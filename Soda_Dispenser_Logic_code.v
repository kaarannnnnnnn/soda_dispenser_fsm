==> flow/design.v <==
`timescale 1ns / 1ps
module Soda_dispenser_logic(
    input clk, reset,
    input c,
    input [7:0] a,
    input [7:0] s,
    output reg d  
);
   parameter INIT    = 2'b00;
   parameter WAIT    = 2'b01;
   parameter ADD     = 2'b10;
   parameter DISP    = 2'b11; 
   reg [1:0] current_state, next_state;
   reg [7:0] tot;
    always @(posedge clk or posedge reset) begin
        if (reset)
            current_state <= INIT;
        else
            current_state <= next_state;
    end
    always @(*) begin
        next_state = current_state;
        d = 1'b0;
        case (current_state)
            INIT: begin
                next_state = WAIT;
            end
            WAIT: begin
                if (c) 
                    next_state = ADD;
                else if (tot >= s) 
                    next_state = DISP; 
                else
                    next_state = WAIT;
            end
            ADD: begin
                next_state = WAIT;
            end
            DISP: begin 
                d = 1'b1;
                next_state = INIT;
            end
            default: next_state = INIT;
        endcase
    end
    always @(posedge clk or posedge reset) begin
        if (reset) begin
            tot <= 8'b0;
        end else begin
            case (current_state)
                INIT:    tot <= 8'b0;
                ADD:     tot <= tot + a;
                DISP:    tot <= 8'b0;
                default: tot <= tot;
            endcase
        end
    end
endmodule
* From RTL to reports: Soda_dispenser_logic
What the tools print for Soda_dispenser_logic, step after step.
Line numbers count from 1 in the design file above.
Cell names lack the library's common part.
A cell with -- has no value.
- Top :: Soda_dispenser_logic
- Clock input :: clk
- Library :: sky130hd
- Timing corner :: tt_025C_1v80

* Word-level counts
Source: Yosys, flattened and elaborated, memories not mapped. Widths are those after wreduce. Registers that Yosys merges into a memory's read port (data or address) are not register bits. Print and check cells do not count. Equal cells are merged and count once.
- Bitwise logic cells :: 0
- Order comparisons :: 1
- Add/sub/neg operators :: 1
- Div/mod/pow operators :: 0
- Equality and inequality tests :: 3
- $mul :: 0
- Mux-type cells :: 5
- Reduce/logical cells :: 5
- Shift-type cells :: 0
** Operators by type and width (number)
- parallel mux 8 bit (select 2 bit) :: 1
- adder 8 bit :: 1
- greater-or-equal comparator 8 bit :: 1
- parallel mux 2 bit (select 3 bit) :: 1
- equality test 2 bit with constant B :: 2
- OR reduction 2 bit :: 2
- two-way mux 2 bit :: 2
- OR reduction 3 bit :: 1
- equality test 2 x 1 -> 1 bit with constant B :: 1
- zero test 2 bit :: 1
- nonzero test 2 bit :: 1
- parallel mux 1 bit (select 2 bit) :: 1
- Latch bits :: 0
- Flip-flop bits (word level) :: 10
- Clocked read ports x word width :: 0
- Input port bits :: 19
- Output and inout bits :: 1
- Memory bits (read-only) :: 0
- Memory bits (writable) :: 0
- Memories kept :: 0

* Logic depth
Longest topological path by Yosys (ltp), each cell counted once; first at word level (registers and memories cut), then after technology mapping (sequential cells cut; the memories' decode and read muxes count).
- Depth in word-level cells :: 4
- ABC_AREA :: 0
- Gate-level depth with buffers :: 7
- Depth with buffers taken out :: 7

* Synthesis result
Yosys stat after the flow's synthesis: flattened, memories mapped to cells. It holds for the ABC_AREA given above (unset counts as 0); a run with the other value may have another netlist.
- Cell area after synthesis :: 940.9 um2
- Cell count :: 98
- Flip-flop cells :: 12
** Cell types
- dfrtp_1 :: number 11, total area 275.264 um2
- ha_1 :: number 15, total area 187.68 um2
- mux2i_1 :: number 5, total area 50.048 um2
- inv_1 :: number 11, total area 41.29 um2
- nand2_1 :: number 8, total area 30.029 um2
- dfstp_2 :: number 1, total area 26.275 um2
- xnor2_1 :: number 3, total area 26.275 um2
- a21oi_1 :: number 5, total area 25.024 um2
- nor2_1 :: number 6, total area 22.522 um2
- fa_1 :: number 1, total area 20.019 um2
- nand4b_1 :: number 2, total area 17.517 um2
- a21o_1 :: number 2, total area 15.014 um2
- o21ai_0 :: number 3, total area 15.014 um2
- a211oi_2 :: number 1, total area 12.512 um2
- a31oi_1 :: number 2, total area 12.512 um2
- a221o_1 :: number 1, total area 10.01 um2
- a311o_1 :: number 1, total area 10.01 um2
- nand3_2 :: number 1, total area 10.01 um2
Other cell types: 19; their cells: 19.

* Worst setup path after synthesis
Path of least setup slack by OpenSTA after synthesis, without wires, with an ideal clock, recovery checks aside; 20% of the period is set as input and as output delay. Where synthesis merged equal registers, the netlist keeps one of their names.
- Kind :: input to register
- From :: input a[0]
- To :: register tot[6]
- Setup slack :: 0.059 ns
- Clock period :: 1.86 ns
- Path delay :: 1.429 ns
- Path buffers :: 0
- Arrival time :: 1.667 ns
- Stages :: 7
- Synthesis period reached :: 1.801 ns
"path delay" = arrival - input delay + setup time.
"stages": output pins that drive a net of the path, with the launching flip-flop's if there is one; two outputs of one cell count as two.
"synthesis period reached" is the clock period less the worst setup slack; recovery checks do not enter. This is arithmetic on one report: input and output delays are still those of the set period (20% each).
The rows between start and end are the longest chain of elaborated cells between them; the timing report does not say that the signal goes this way. Where chains are equally long, one stands for them.
A line is the first line of the expression or statement that the cell stems from. Yosys adds cells for indexed reads and writes and turns some case tables into memories.
A register here has more assigning lines than the two given.
- Cell sequence :: ha_1 fa_1 a21o_2 a21oi_1 o21ai_0 nand4b_1 o211ai_1
- Length of the longest elaborated chain :: 2
** RTL lines, path post-synthesis
- start: declaration :: RTL line 5 : input [7:0] a,
- adder 8 bit :: RTL line 52 : ADD:     tot <= tot + a;
- parallel mux 8 bit (select 2 bit) :: RTL line 50 : case (current_state)
- end: assignment :: RTL line 52
- end: assignment :: RTL line 54 : default: tot <= tot;
- end: declaration :: RTL line 14 : reg [7:0] tot;

* Worst path after layout
From the final timing report of flow run 1: the path of least setup slack in the routed layout; clock arrival at registers is part of the times.
- Kind :: input to register
- From :: input a[0]
- To :: register tot[6]
- Stages :: 8
- Arrival time :: 2.63 ns
- Clock period :: 3.35 ns
- Path buffers :: 1
- Setup slack :: 0.86 ns
The rows between start and end are the longest chain of elaborated cells between them; the timing report does not say that the signal goes this way. Where chains are equally long, one stands for them.
A register here has more assigning lines than the two given.
- Cell sequence :: clkdlybuf4s50_1 ha_1 fa_1 a21o_2 a21oi_1 o21ai_0 nand4b_1 o211ai_1
- Length of the longest elaborated chain :: 2
** RTL lines, path after layout
- start: declaration :: RTL line 5 : input [7:0] a,
- adder 8 bit :: RTL line 52 : ADD:     tot <= tot + a;
- parallel mux 8 bit (select 2 bit) :: RTL line 50 : case (current_state)
- end: assignment :: RTL line 52
- end: assignment :: RTL line 54 : default: tot <= tot;
- end: declaration :: RTL line 14 : reg [7:0] tot;

==> results <==
Settings and measured results of 2 stored flow runs for module Soda_dispenser_logic (sky130hd), not sorted in any way. The constraints put input and output delay at 20% of the set period each and load the outputs with 0.01 pF.
"reached clock period" means the clock period less the worst setup slack. The figure is calculated, with input and output delays left at 20% of the set period.
"critical setup path time" means the part of the period allowed to the worst setup path (the constraints hold back 20% at inputs and 20% at outputs) less its slack; where the path has registers, the arrival times of their clocks count too.

* Flow run 1
** Files
==> flow/run.sh <==
#!/bin/bash
# the make line also repeats the synthesis and layout settings of config.mk as NAME=value (left out here)
make -C /OpenROAD-flow-scripts/flow DESIGN_CONFIG=/design/flow/config.mk WORK_HOME=/design/flow/orfs CLKGATE_MAP_FILE= finish
==> flow/config.mk <==
export PLATFORM = sky130hd
export DESIGN_NAME = Soda_dispenser_logic
export DESIGN_NICKNAME = Soda_dispenser_logic
export VERILOG_FILES = /design/flow/design.v
export SDC_FILE = /design/flow/constraint.sdc
export NUM_CORES = 4
export LEC_CHECK = 0
export CAP_MARGIN = 20
export CORE_MARGIN = 2
export CORE_UTILIZATION = 71
export CTS_CLUSTER_DIAMETER = 357
export CTS_CLUSTER_SIZE = 96
export HOLD_SLACK_MARGIN = 0.13
export SLEW_MARGIN = 20
export TNS_END_PERCENT = 85
==> flow/constraint.sdc <==
create_clock -name core_clock -period 3.35 [get_ports {clk}]
set_input_delay 0.6700 -clock core_clock [delete_from_list [all_inputs] [get_ports {clk}]]
set_output_delay 0.6700 -clock core_clock [all_outputs]
set_load 0.01 [all_outputs]
** Results
- Standard-cell area of the final layout :: 1177.4 um2
- Synthesis area :: 940.9 um2
- Overall die area :: 1632.6 um2
- Critical setup path time :: 1.82 ns
- Worst path kind :: input to register
- Reached clock period :: 2.491 ns
- Final setup TNS :: 0.000 ns
- Worst slack on setup checks :: 0.859 ns

* Flow run 2
** Files
==> flow/run.sh <==
#!/bin/bash
# the make line also repeats the synthesis and layout settings of config.mk as NAME=value (left out here)
make -C /OpenROAD-flow-scripts/flow DESIGN_CONFIG=/design/flow/config.mk WORK_HOME=/design/flow/orfs CLKGATE_MAP_FILE= finish
==> flow/config.mk <==
export PLATFORM = sky130hd
export DESIGN_NAME = Soda_dispenser_logic
export DESIGN_NICKNAME = Soda_dispenser_logic
export VERILOG_FILES = /design/flow/design.v
export SDC_FILE = /design/flow/constraint.sdc
export NUM_CORES = 4
export LEC_CHECK = 0
export CAP_MARGIN = 20
export CORE_MARGIN = 2
export CORE_UTILIZATION = 40
export SETUP_SLACK_MARGIN = 0.4
export SLEW_MARGIN = 20
==> flow/constraint.sdc <==
create_clock -name core_clock -period 2.16 [get_ports {clk}]
set_input_delay 0.4320 -clock core_clock [delete_from_list [all_inputs] [get_ports {clk}]]
set_output_delay 0.4320 -clock core_clock [all_outputs]
set_load 0.01 [all_outputs]
** Results
- Standard-cell area of the final layout :: 1480.2 um2
- Synthesis area :: 940.9 um2
- Overall die area :: 2756.2 um2
- Critical setup path time :: 1.35 ns
- Worst path kind :: input to register
- Reached clock period :: 1.783 ns
- Final setup TNS :: 0.000 ns
- Worst slack on setup checks :: 0.377 ns
